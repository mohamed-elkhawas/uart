==> flow/design.v <==
module counter( output [3:0] count,input clk,input clear);  
parameter lastnum = 4'd 11 ;
reg     [3:0] count;
always @ (posedge clk)
begin
    if (clear)
        count <= 0;   
    else if(count == lastnum)
        count <= lastnum;
    else 
    	count <= count + 1;
end 
endmodule
module RX_control_unit( clear, readinterrupt,clk, count, in);
output clear, readinterrupt;
input clk,in;
input   [3:0] count ;
reg     clear ,readinterrupt,temp;
always @ (posedge clk)
begin
	readinterrupt <= (in &&(count==9));
	if (in)
		temp = (count == 9)?0:1;
    if (temp) 
		clear = 0;
	else 
		clear = 1;
end 
endmodule
module recieved_data(out, clk, in,clear,parity);
output [7:0] out ;
output  parity;
input   clk, in,clear;  
reg     [9:0] out1 ;
reg   parity;
reg [7:0] out ;
always @ (posedge clk)
begin
	out1 <= {in,out1[9:1]};
	out <= out1[8:1] ;
	parity <= (~clear) &(in ^ parity);  
end 
endmodule
module RX(out,parity,readinterrupt, clk, in);
output [7:0] out ;
output  parity ,readinterrupt;
input   clk, in;
wire    [7:0] out;
wire  parity ,readinterrupt ,clear;
wire [3:0] count ;
counter a1 (.count (count) , .clk (clk) , .clear (clear));
RX_control_unit a2( .readinterrupt (readinterrupt),  .clk (clk) , .clear (clear) , .in (in) ,.count (count));
recieved_data a3 (.out (out) , .clk (clk) , .clear (clear) , .in (in) , .parity (parity) );
endmodule
module TX_control_unit( clear, writedone, clk, count ,writestart ,start,paritybit,finish,clearbit);
output clear, writedone ,start,paritybit,finish,clearbit;
input   clk ,writestart;
input   [3:0] count ;
reg     clear ,writedone ,start,paritybit,finish,temp,clearbit;
always @ (posedge clk)
begin
    start <= writestart;
    finish <= (count==8);
    paritybit <=  (count==7);
    writedone <= (count==9);
    clearbit <= (count==1);
    if ( writestart ) 
        begin
        	temp <= 1;
            clear <= 0;
        end
    if (temp) begin
    	clear <= 0;
    	if( count == 9) 
            temp <= 0;	
    end
    else 
    	clear <= 1;
end 
endmodule
module data_to_be_sent(out, clk, in,start,paritybit,finish,clearbit);
output out ;
input   clk ,start,paritybit,finish,clearbit;
input   [7:0] in;
reg     out ,parity;
reg [7:0] temp ;
always @ (posedge clk)
begin
    if (start || finish) begin
        out <= 1;
        parity <=0;
        temp <= (finish)?0:in;
    end
    else if (paritybit) begin
        out <= ~parity;
    end
    else begin       
            out <= temp[0];
            parity <= parity ^ out;
            temp <= temp >> 1; 
    end
end 
endmodule
module TX(out, clk, in, writedone ,writestart);
output  out ,writedone ;
input   clk, writestart;
input 	[7:0] in ;
wire    out, paritybit ,writedone ,writestart,clear,start,finish,clearbit;
wire [3:0] count ;
counter #(.lastnum (12)) a100 ( .count (count) , .clk (clk) , .clear (clear));
TX_control_unit a200 ( .writedone (writedone) ,  .clk (clk) , .clear (clear)  ,.count (count) , .writestart (writestart)
 , .start (start), .paritybit (paritybit) , .finish (finish),.clearbit (clearbit) );
data_to_be_sent a300 (.out (out) , .clk (clk)  , .in (in) , .paritybit (paritybit) , .start (start) , .finish (finish)
 , .clearbit (clearbit));
endmodule
module UART( clk, writestart ,in , writedone ,data_out ,data_in  ,out ,readinterrupt  ,parity);
output  writedone  ,readinterrupt  ,parity  ,data_out;
output  [7:0] out ;
input   clk, writestart ,data_in;
input 	[7:0] in ;
wire    data , writedone  ,readinterrupt  ,parity;
wire 	[7:0] out ;
TX a0 (.out (data_out), .clk (clk), .in (in), .writedone (writedone) ,.writestart (writestart) ); 
RX a1 (.out (out), .parity (parity) ,.readinterrupt (readinterrupt) , .clk (clk), .in (data_in)); 
endmodule
# Tool chain data of UART
# The steps from the RTL of UART to its reports follow in flow order.
# Line numbers count from 1 in the design file above.
# Not given: --
# inputs
top_module	UART
clk_port	clk
lib	sky130hd
lib_corner	tt_025C_1v80

# After elaboration
# Counts by Yosys on the flattened word-level netlist (proc, flatten, opt, wreduce; memories kept). Register bits leave out memories and registers merged into their read ports (data or address). Print and check cells are left out. Cells with the same type and inputs are merged into one.
# bits
inputBits	11
word_cells	50
latchBits	0
out_inout_bits	12
clocked_rd_ports_x_width	0
mem_bits_rw	0
register_bits	46
n_memories	0
romBits	0
# op_classes
n_cmp	0
n_addsub	2
n_mux	13
n_eq	7
n_logic	5
multipliers	0
div_mod_pow	0
n_shift	0
reduce_logical	4
# ops
cell	count
8-bit two-way mux	3
4-bit equality test (second input constant)	5
4-bit by 1-bit adder with 4-bit output (second input constant)	2
4-bit two-way mux	2
1-bit two-way mux	8
2-bit OR reduction	2
4-bit by 3-bit equality test with 1-bit output (second input constant)	1
1-bit bitwise XOR	2
1-bit NOT	2
2-bit inequality test (second input constant)	1
1-bit bitwise AND	1
1-bit logical AND	1
1-bit logical OR	1

# Depth
# Depth = most cells in a row (Yosys ltp): at word level without a register or memory, in the mapped netlist without a sequential cell, where the memories' decode and read muxes count.
# depth
ltp_word	4
abc_area	0
depth_mapped	5
ltp_nobuf	5

# Netlist
# Yosys stat after the flow's synthesis: flattened, memories mapped to cells. It holds for the ABC_AREA given above (unset counts as 0); a run with the other value may have another netlist.
# Totals and module areas in this step are rounded.
# types
cell	count	type_area_um2
sky130_fd_sc_hd__dfxtp_1	29	580.557
sky130_fd_sc_hd__edfxtp_1	9	270.259
sky130_fd_sc_hd__mux2i_1	8	80.077
sky130_fd_sc_hd__buf_4	9	67.565
sky130_fd_sc_hd__ha_1	5	62.56
sky130_fd_sc_hd__nor2_1	15	56.304
sky130_fd_sc_hd__nand2_1	7	26.275
sky130_fd_sc_hd__o21bai_4	1	18.768
sky130_fd_sc_hd__and3b_1	2	17.517
sky130_fd_sc_hd__xnor2_1	2	17.517
sky130_fd_sc_hd__a21oi_1	3	15.014
sky130_fd_sc_hd__inv_1	4	15.014
sky130_fd_sc_hd__nor3_1	3	15.014
sky130_fd_sc_hd__nor3b_1	2	15.014
sky130_fd_sc_hd__nor2b_4	1	13.763
sky130_fd_sc_hd__a31oi_1	2	12.512
sky130_fd_sc_hd__and3_4	1	11.261
sky130_fd_sc_hd__nand3_1	2	10.01
# Not listed: further types 6, cells in them 6.
# mapped
area_um2	1344
seq_area_um2	850.8
ffs	38
mapped_cells	111
buf_cells	10
# The figures by module come from a second, unflattened synthesis with its own total; it is not the netlist above.
# hier_totals
cells_unflattened	111
hier_area_um2	1411
# Rows give one instance, submodules left out.
# by_module
mod	mod_area_um2	n_cells	n_inst	seq_area_um2
data_to_be_sent	449.2	35	1	280.3
recieved_data	292.8	21	1	220.2
TX_control_unit	197.7	14	1	140.1
counter (lastnum=12)	187.7	18	1	80.1
counter	165.2	16	1	80.1
RX_control_unit	118.9	7	1	70.1
RX	0.0	0	1	0.0
TX	0.0	0	1	0.0
UART	0.0	0	1	0.0

# Timing after synthesis
# Source: OpenSTA report_checks on the synthesized netlist (no wires, ideal clock, input and output delay 20% of the period each), path of least setup slack; recovery checks are left aside. Register names are those of the netlist, which keeps one name where synthesis merged equal registers.
# synth_path
kind	register -> register
from	reg a0.a200.start
to	reg a0.a300.temp[0]
path_delay_ns	1.057
n_path_buf	1
clock_period_ns	1.19
setup_time_ns	0.329
path_stages	4
launch_ns	0.000
setup_slack_ns	0.133
required_ns	0.861
arrival_time_ns	0.728
period_less_setup_slack_ns	1.057
# "path_delay_ns" = arrival - input delay + setup time.
# "path_stages" counts driving pins, that of a launching flip-flop among them; a cell with two outputs on the path counts twice.
# "period_less_setup_slack_ns" is the clock period less the worst setup slack; recovery checks do not enter. This is arithmetic on one report: input and output delays are still those of the set period (20% each).
# Between the ends stands the longest chain of elaborated cells between them, by number of cells; it is not shown to be the way that was timed. Of several equally long chains one is given.
# Each line given opens the expression or statement behind the cell; cells for indexed reads and writes are added by Yosys, which also makes memories of some case tables.
# Only ways into the end's enable, where the timed path ends, are counted here.
# synth_between
cell_sequence	sky130_fd_sc_hd__dfxtp_1 > sky130_fd_sc_hd__buf_4 > sky130_fd_sc_hd__nor2_1 > sky130_fd_sc_hd__nand2_1
elab_chain_len	2
cells_between	2
cone_lines	1
cone_classes	1 x eq/ne; 1 x reduce/logical
# synth_rtl
element	line	rtl
start: declaration	56	output clear, writedone ,start,paritybit,finish,clearbit;
start: assignment	62	start <= writestart;
1-bit logical OR	89	if (start || finish) begin
2-bit inequality test	--
end: assignment	92	temp <= (finish)?0:in;
end: assignment	100	temp <= temp >> 1;
end: declaration	86	reg [7:0] temp ;

# Timing after layout
# Path of least setup slack in the final report of job 1 (OpenROAD, finished layout, wires in). Where an end is a register, its clock arrival counts in the times.
# layout_path
kind	register -> output
from	reg (name not given)
to	out out[6]
path_stages	2
clock_period_ns	1.25
launch_ns	0.32
out_delay_ns	0.25
setup_slack_ns	0.05
arrival_time_ns	0.95
n_path_buf	1
required_ns	1.00
# layout_between
cell_sequence	sky130_fd_sc_hd__dfxtp_1 > sky130_fd_sc_hd__dlygate4sd2_1
# layout_rtl
element	line	rtl
end: declaration	118	output  [7:0] out ;
# Chain of elaborated cells between the ends: none given.

Hand-over note for UART

Top module UART; platform sky130hd; tools Yosys and OpenROAD; 2 stored runs in no particular order. Input and output delays are each 20% of the period that was set; the output load is 0.01 pF.
By "final_power_w" is meant OpenSTA's value without simulated activity: inputs other than the clock are taken to toggle once in ten clock periods, and the tool carries that through the logic.
Values from the reports are rounded here.

Job 1, flow files:
==> flow/run.sh <==
#!/bin/bash
# the make line also repeats the synthesis and layout settings of config.mk as NAME=value (left out here)
make -C /OpenROAD-flow-scripts/flow DESIGN_CONFIG=/design/flow/config.mk WORK_HOME=/design/flow/orfs CLKGATE_MAP_FILE= finish
==> flow/config.mk <==
export PLATFORM = sky130hd
export DESIGN_NAME = UART
export DESIGN_NICKNAME = UART
export VERILOG_FILES = /design/flow/design.v
export SDC_FILE = /design/flow/constraint.sdc
export NUM_CORES = 4
export LEC_CHECK = 0
export CAP_MARGIN = 20
export CORE_MARGIN = 2
export CORE_UTILIZATION = 40
export SLEW_MARGIN = 20
==> flow/constraint.sdc <==
create_clock -name core_clock -period 1.25 [get_ports {clk}]
set_input_delay 0.2500 -clock core_clock [delete_from_list [all_inputs] [get_ports {clk}]]
set_output_delay 0.2500 -clock core_clock [all_outputs]
set_load 0.01 [all_outputs]

==> results of job 1, as CSV <==
result,value
final_power_w,0.00337
design.die.area_um2,3839
post_synth_area_um2,1344
stdcell_area_um2,1620
final_setup_ws_ns,0.052

Job 2, flow files:
==> flow/run.sh <==
#!/bin/bash
# the make line also repeats the synthesis and layout settings of config.mk as NAME=value (left out here)
make -C /OpenROAD-flow-scripts/flow DESIGN_CONFIG=/design/flow/config.mk WORK_HOME=/design/flow/orfs CLKGATE_MAP_FILE= finish
==> flow/config.mk <==
export PLATFORM = sky130hd
export DESIGN_NAME = UART
export DESIGN_NICKNAME = UART
export VERILOG_FILES = /design/flow/design.v
export SDC_FILE = /design/flow/constraint.sdc
export NUM_CORES = 4
export LEC_CHECK = 0
export CAP_MARGIN = 40
export CELL_PAD_IN_SITES_DETAIL_PLACEMENT = 0
export CORE_ASPECT_RATIO = 1.21
export CORE_MARGIN = 10
export CORE_UTILIZATION = 45
export CTS_CLUSTER_SIZE = 20
export MIN_ROUTING_LAYER = met1
export PLACE_DENSITY_LB_ADDON = 0.19
export SETUP_SLACK_MARGIN = 0.01
export SLEW_MARGIN = 20
==> flow/constraint.sdc <==
create_clock -name core_clock -period 1.59 [get_ports {clk}]
set_input_delay 0.3180 -clock core_clock [delete_from_list [all_inputs] [get_ports {clk}]]
set_output_delay 0.3180 -clock core_clock [all_outputs]
set_load 0.01 [all_outputs]

==> results of job 2, as CSV <==
result,value
final_power_w,0.002624
design.die.area_um2,5582
post_synth_area_um2,1344
stdcell_area_um2,1619
final_setup_ws_ns,0.076

End of note.
